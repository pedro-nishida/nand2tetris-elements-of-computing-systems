==> flow/design.v <==
module ram64(input [15:0] in, input [5:0] address, input load, input clk, output reg [15:0] out);
    reg [15:0] ram [63:0];  
    integer i;  
    initial begin
        for (i = 0; i < 64; i = i + 1) begin
            ram[i] = 16'h0000;  
        end
    end
    always @ (posedge clk) begin
        if (load) begin
            ram[address] <= in;  
        end
        out <= ram[address];  
    end
endmodule
# Reports on ram64
# Tool output for the design above, in the order of the flow.
# Lines are those of the file above, counted from 1.
# A cell with n/a has no value.
# setup
design	ram64
clk_port	clk
lib	sky130hd
lib_corner	tt_025C_1v80

# Word level
# Source: Yosys, flattened and elaborated, memories not mapped. Widths are those after wreduce; folded enables and synchronous resets count as part of the registers. Registers that Yosys merges into a memory's read port (data or address) are not register bits. Print and check cells do not count. Equal cells are merged and count once.
# Memory sizes are those after Yosys's memory passes, which may raise the word count (mostly to a power of two), join words into wider ones and drop unused or constant bits.
# bits
clocked_rd_ports_x_width	16
ff_bits	0
inputBits	24
mem_count	1
elab_cells	4
ram_bits	1024
# mem_list
memory	words	word_bits	rd	wr	line	source
ram	64	16	1	1	2	reg [15:0] ram [63:0];
# classes
mux	3
# ops
operator	n
16-bit two-way mux	1
6-bit two-way mux	1
1-bit two-way mux	1

# Longest topological paths
# Depth = most cells in a row (Yosys ltp): at word level without a register or memory, in the mapped netlist without a sequential cell, where the memories' decode and read muxes count.
# logic_depth
ltp_word	1
ABC_AREA	0
mapped_depth	11
mapped_depth_nobuf	6

# Mapped cells and area
# Source: synth_stat.txt of the flow (Yosys; design flattened, memories mapped). It holds for the ABC_AREA given above (unset counts as 0); a run with the other value may have another netlist.
# mapped
yosys_area_um2	39480.4
sequential_area_um2	31069.8
n_buf	162
stdcells	2264
flip_flops	1040
# types
type	n	area_total_um2
sky130_fd_sc_hd__edfxtp_1	1024	3.07E+04
sky130_fd_sc_hd__mux2i_1	154	1.54E+03
sky130_fd_sc_hd__a22oi_1	196	1.47E+03
sky130_fd_sc_hd__a221oi_1	106	928.39
sky130_fd_sc_hd__nor2_1	159	596.822
sky130_fd_sc_hd__a21oi_1	74	370.355
sky130_fd_sc_hd__o22ai_1	58	362.848
sky130_fd_sc_hd__dfxtp_1	16	320.307
sky130_fd_sc_hd__buf_2	62	310.298
sky130_fd_sc_hd__o22a_1	27	236.477
sky130_fd_sc_hd__clkbuf_1	62	232.723
sky130_fd_sc_hd__mux2_2	17	191.434
sky130_fd_sc_hd__a22o_1	21	183.926
sky130_fd_sc_hd__a211oi_1	20	150.144
sky130_fd_sc_hd__nand2_1	40	150.144
sky130_fd_sc_hd__o21ai_0	29	145.139
sky130_fd_sc_hd__a31oi_1	23	143.888
sky130_fd_sc_hd__mux4_2	6	135.13
# Other cell types: 37; their cells: 170.

# Worst setup path after synthesis
# Source: OpenSTA report_checks on the synthesized netlist (no wires, ideal clock, input and output delay 20% of the period each), path of least setup slack; recovery checks are left aside. Register names are those of the netlist, which keeps one name where synthesis merged equal registers.
# synth_timing
path_kind	in2reg
from	input address[0]
to	memory ram[13][0]
input_delay_ns	0.718
t_first_pin_ns	0.718
setup_time_ns	0.389
slack_ns	0.507
period_ns	3.59
driving_pins	8
path_buffers	5
delay_ns	2.366
arrival_ns	2.695
t_required_ns	3.201
synth_period_reached_ns	3.083
# "delay_ns" is the arrival time less input delay plus setup time.
# "driving_pins" counts driving pins, that of a launching flip-flop among them; a cell with two outputs on the path counts twice.
# "synth_period_reached_ns" is the clock period less the worst setup slack; recovery checks do not enter. This is arithmetic on one report: input and output delays are still those of the set period (20% each).
# Between the ends stands the longest chain of elaborated cells between them, by number of cells; it is not shown to be the way that was timed. Of several equally long chains one is given.
# Each line given opens the expression or statement behind the cell; cells for indexed reads and writes are added by Yosys, which also makes memories of some case tables.
# synth_via
cell_sequence	sky130_fd_sc_hd__buf_4 sky130_fd_sc_hd__nor2b_1 sky130_fd_sc_hd__buf_2 sky130_fd_sc_hd__buf_6 sky130_fd_sc_hd__buf_4 sky130_fd_sc_hd__clkbuf_1 sky130_fd_sc_hd__nand3_1 sky130_fd_sc_hd__nor2_1
elab_chain_len	1
# synth_lines
element	line	source
start: declaration	1	module ram64(input [15:0] in, input [5:0] address, input load, input clk, output reg [15:0] out);
6-bit two-way mux	10	if (load) begin
end: declaration	2	reg [15:0] ram [63:0];

# Worst path after layout
# From the final timing report of flow run 1: the path of least setup slack in the routed layout; clock arrival at registers is part of the times.
# layout_timing
path_kind	in2reg
from	input address[2]
to	register (no name shown)
arrival_ns	4.53
t_first_pin_ns	1.09
input_delay_ns	1.09
setup_time_ns	0.13
period_ns	5.45
t_required_ns	5.99
slack_ns	1.46
path_buffers	1
driving_pins	6
# layout_via
cell_sequence	sky130_fd_sc_hd__buf_8 sky130_fd_sc_hd__and2_2 sky130_fd_sc_hd__a22o_1 sky130_fd_sc_hd__a2111oi_0 sky130_fd_sc_hd__a211oi_1 sky130_fd_sc_hd__or4_1
# layout_lines
element	line	source
start: declaration	1	module ram64(input [15:0] in, input [5:0] address, input load, input clk, output reg [15:0] out);
# Chain of elaborated cells between the ends: none given.

# Top module ram64; platform sky130hd; tools Yosys and OpenROAD; 2 stored runs in no particular order. Input and output delays are each 20% of the period that was set; the output load is 0.01 pF.
# By "power_total_mw" is meant OpenSTA's value without simulated activity: inputs other than the clock are taken to toggle once in ten clock periods, and the tool carries that through the logic.
# Settings: -- = not set for that run.
item,flow run 1,flow run 2
period_ns,5.45,4.02
CORE_UTILIZATION,56,40
SETUP_SLACK_MARGIN,1.56,--
PLACE_DENSITY_LB_ADDON,0.23,--
HOLD_SLACK_MARGIN,0.24,--
CORE_MARGIN,2,2
GPL_TIMING_DRIVEN,1,--
GPL_ROUTABILITY_DRIVEN,0,--
CTS_CLUSTER_SIZE,93,--
CAP_MARGIN,10,20
SLEW_MARGIN,20,20
setup_ws_ns,1.461,0.836
power_total_mw,16.380,23.014
die_um2,72641.0,101229.0
stdcell_area_um2,44417.6,45486.1
synthArea_um2,39480.4,39480.4
